==> flow/design.v <==
module REG_FILE #(
    parameter data_width = 64, 
    parameter addr_width = 4 
)(
    input clk, wena,
    input [addr_width-1:0] r0addr, r1addr, waddr, 
    input [data_width-1:0] wdata,
    output [data_width-1:0] r0data, r1data
);
    reg [data_width-1:0] regFile [0:(1 << addr_width)-1];
    always @(posedge clk) begin
        if (wena && (waddr != 0))
            regFile[waddr] <= wdata;
    end
    assign r0data = (r0addr == 0) ? {data_width{1'b0}} :
                    (wena && (waddr == r0addr) && (waddr != 0)) ? wdata : 
                        regFile[r0addr];
    assign r1data = (r1addr == 0) ? {data_width{1'b0}} :
                    (wena && (waddr == r1addr) && (waddr != 0)) ? wdata : 
                    regFile[r1addr];
endmodule
## Step by step through the tools: REG_FILE

Tool output for the design above, in the order of the flow.
Lines are those of the file above, counted from 1.
Cell names lack the library's common part.
The mark -- stands for no value.

- Top module: REG_FILE
- Clock input: clk
- Library: sky130hd
- Library corner: tt_025C_1v80

## Elaborated design

Yosys after proc, flatten, opt, wreduce and memory -nomap, before mapping. Enables and synchronous resets that opt folds into registers are not counted as muxes. Memory bits, and registers merged into a memory's read port (data or address), are not among the register bits. Print and check cells are not counted. Equal cells are merged and count once.
Yosys's memory passes give these memory sizes; they may raise the number of words (mostly to a power of two), join words into wider ones and drop unused or constant bits.

- Memories: 1
- Memory bits (writable): 1024
- Bits in registers: 0
- Output and inout port bits: 128
- Bits of input ports: 78

- Mux-type cells: 7
- Reductions and logical operators: 8
- Eq/ne operators: 2

Memory list:

| memory | depth | bits a word | rd ports | wr ports | line | text |
|---|---|---|---|---|---|---|
| regFile | 16 | 64 | 2 | 1 | 10 | `reg [data_width-1:0] regFile [0:(1 << addr_width)-1];` |

Operator list:

| operator | number |
|---|---|
| 2-to-1 mux 64 bit | 5 |
| == test 4 bit | 2 |
| zero test 4 bit | 2 |
| logical AND 1 bit | 5 |
| nonzero test 4 bit | 1 |
| 2-to-1 mux 4 bit | 1 |
| 2-to-1 mux 1 bit | 1 |

## Longest topological paths

Depth = most cells in a row (Yosys ltp): at word level without a register or memory, in the mapped netlist without a sequential cell, where the memories' decode and read muxes count.

- Depth in word-level cells: 5
- ABC_AREA: 0
- Depth in mapped cells: 8
- Gate-level depth less buffers: 4

## After synthesis

Source: synth_stat.txt of the flow (Yosys; design flattened, memories mapped). It holds for the ABC_AREA given above (unset counts as 0); a run with the other value may have another netlist.

- Cell count: 2296
- Sequential part of the area: 0.0307495 mm2
- Flip-flop cells: 1024
- Chip area (Yosys): 0.0471627 mm2
- Buffer cells: 200

Cells by type:

| cell | number | total area (um2) |
|---|---|---|
| edfxtp_1 | 1024 | 3.07E+04 |
| mux4_2 | 512 | 1.15E+04 |
| a22oi_1 | 256 | 1.92E+03 |
| a22o_1 | 128 | 1.12E+03 |
| nand2_1 | 129 | 484.214 |
| clkbuf_1 | 91 | 341.578 |
| buf_6 | 26 | 292.781 |
| buf_2 | 43 | 215.206 |
| buf_1 | 27 | 101.347 |
| buf_4 | 13 | 97.594 |
| nor2_1 | 14 | 52.55 |
| xnor2_1 | 4 | 35.034 |
| xor2_1 | 4 | 35.034 |
| nor3_4 | 2 | 32.531 |
| nor2b_1 | 4 | 25.024 |
| o31a_1 | 2 | 17.517 |
| nand3_1 | 3 | 15.014 |
| nand3b_1 | 2 | 15.014 |

Other cell types: 7; their cells: 12.

## Path before layout

Path of least setup slack by OpenSTA after synthesis, without wires, with an ideal clock, recovery checks aside; 20% of the period is set as input and as output delay. Where synthesis merged equal registers, the netlist keeps one of their names.

- Path kind: input to register
- Start: input port waddr[3]
- End: memory regFile[12][0]
- Library setup time: 565 ps
- Delay of the path: 5324 ps
- Arrival time: 6721 ps
- Time at the first pin: 1962 ps
- Stages on the path: 3
- Input delay: 1962 ps
- Period: 9810 ps
- Path slack: 2524 ps
- Synthesis period reached: 7286 ps

"delay of the path" = arrival - input delay + setup time.
"stages on the path" counts driving pins, that of a launching flip-flop among them; a cell with two outputs on the path counts twice.
"synthesis period reached" is the clock period less the worst setup slack; recovery checks do not enter. This is arithmetic on one report: input and output delays are still those of the set period (20% each).
Between the ends stands the longest chain of elaborated cells between them, by number of cells; it is not shown to be the way that was timed. Of several equally long chains one is given.
Each line given opens the expression or statement behind the cell; cells for indexed reads and writes are added by Yosys, which also makes memories of some case tables.
The path ends at the enable pin of a flip-flop; only ways to that pin are counted.

- Cell sequence: clkbuf_1 nand3_1 nor3_1
- Length of the longest elaborated chain: 3

RTL lines, path after synthesis:

| what | line | text |
|---|---|---|
| start, declared | 6 | `input [addr_width-1:0] r0addr, r1addr, waddr,` |
| nonzero test 4 bit | 12 | `if (wena && (waddr != 0))` |
| logical AND 1 bit | 12 |  |
| 2-to-1 mux 4 bit | 12 |  |
| end, declared | 10 | `reg [data_width-1:0] regFile [0:(1 << addr_width)-1];` |

## Path in the finished layout

Path of least setup slack in the final report of flow run A (OpenROAD, finished layout, wires in). Where an end is a register, its clock arrival counts in the times.
The report prints the path's times to 10 ps; the period is as set.

- Path kind: input to output
- Start: input port waddr[1]
- End: output port r0data[7]
- Path slack: 1730 ps
- Time at the first pin: 1680 ps
- Stages on the path: 7
- External output delay: 1680 ps
- Input delay: 1680 ps
- Period: 8390 ps
- Arrival time: 4980 ps

Between the ends stands the longest chain of elaborated cells between them, by number of cells; it is not shown to be the way that was timed. Of several equally long chains one is given.

- Cell sequence: clkdlybuf4s50_1 o41a_1 nand3_1 o31a_2 buf_12 a22o_1 clkdlybuf4s50_1
- Length of the longest elaborated chain: 5

RTL lines, path after layout:

| what | line | text |
|---|---|---|
| start, declared | 6 | `input [addr_width-1:0] r0addr, r1addr, waddr,` |
| == test 4 bit | 16 | `(wena && (waddr == r0addr) && (waddr != 0)) ? wdata :` |
| logical AND 1 bit x2 | 16 |  |
| 2-to-1 mux 64 bit | 16 |  |
| 2-to-1 mux 64 bit | 15 | `assign r0data = (r0addr == 0) ? {data_width{1'b0}} :` |
| end, declared | 8 | `output [data_width-1:0] r0data, r1data` |

Hand-over note for REG_FILE

Stored flow runs of REG_FILE (2 of them; Yosys, OpenROAD, sky130hd). They differ in their settings and are not a sequence. Constraints: input delay and output delay 20% of the set period each, output load 0.01 pF.
"clock period reached" = clock period - worst setup slack. The figure is calculated, with input and output delays left at 20% of the set period.
By "worst setup path time" is meant the share of the clock period that the worst setup path is allowed (20% is reserved at inputs, 20% at outputs), minus its slack. Clock arrival times at its registers enter into it.
"worst setup path time" is known to 10 ps.

### Flow run A

Settings: `period_ns=8.39`, `CORE_UTILIZATION=64`, `SETUP_SLACK_MARGIN=0.26`, `CORE_ASPECT_RATIO=0.7`, `CELL_PAD_IN_SITES_DETAIL_PLACEMENT=0`, `GPL_ROUTABILITY_DRIVEN=0`, `CTS_CLUSTER_SIZE=63`, `CTS_CLUSTER_DIAMETER=303`, `CAP_MARGIN=25`, `MAX_ROUTING_LAYER=met4`, `CORE_MARGIN=2`, `SLEW_MARGIN=20`

- Clock period reached: 6657 ps
- Worst setup path time: 3300 ps
- Kind of the worst setup path: input to output
- Die footprint: 0.0759137 mm2
- Sum of negative setup slack: 0 ps
- Standard-cell area after routing: 0.0510465 mm2
- Worst setup slack after layout: 1733 ps
- Cell area after synthesis: 0.0471627 mm2

### Flow run B

Settings: `period_ns=6.66`, `CORE_UTILIZATION=32`, `CAP_MARGIN=20`, `CORE_MARGIN=2`, `SLEW_MARGIN=20`

- Clock period reached: 5688 ps
- Worst setup path time: 3020 ps
- Kind of the worst setup path: input to output
- Die footprint: 0.15047 mm2
- Sum of negative setup slack: 0 ps
- Standard-cell area after routing: 0.0555308 mm2
- Worst setup slack after layout: 972 ps
- Cell area after synthesis: 0.0471627 mm2

End of note.
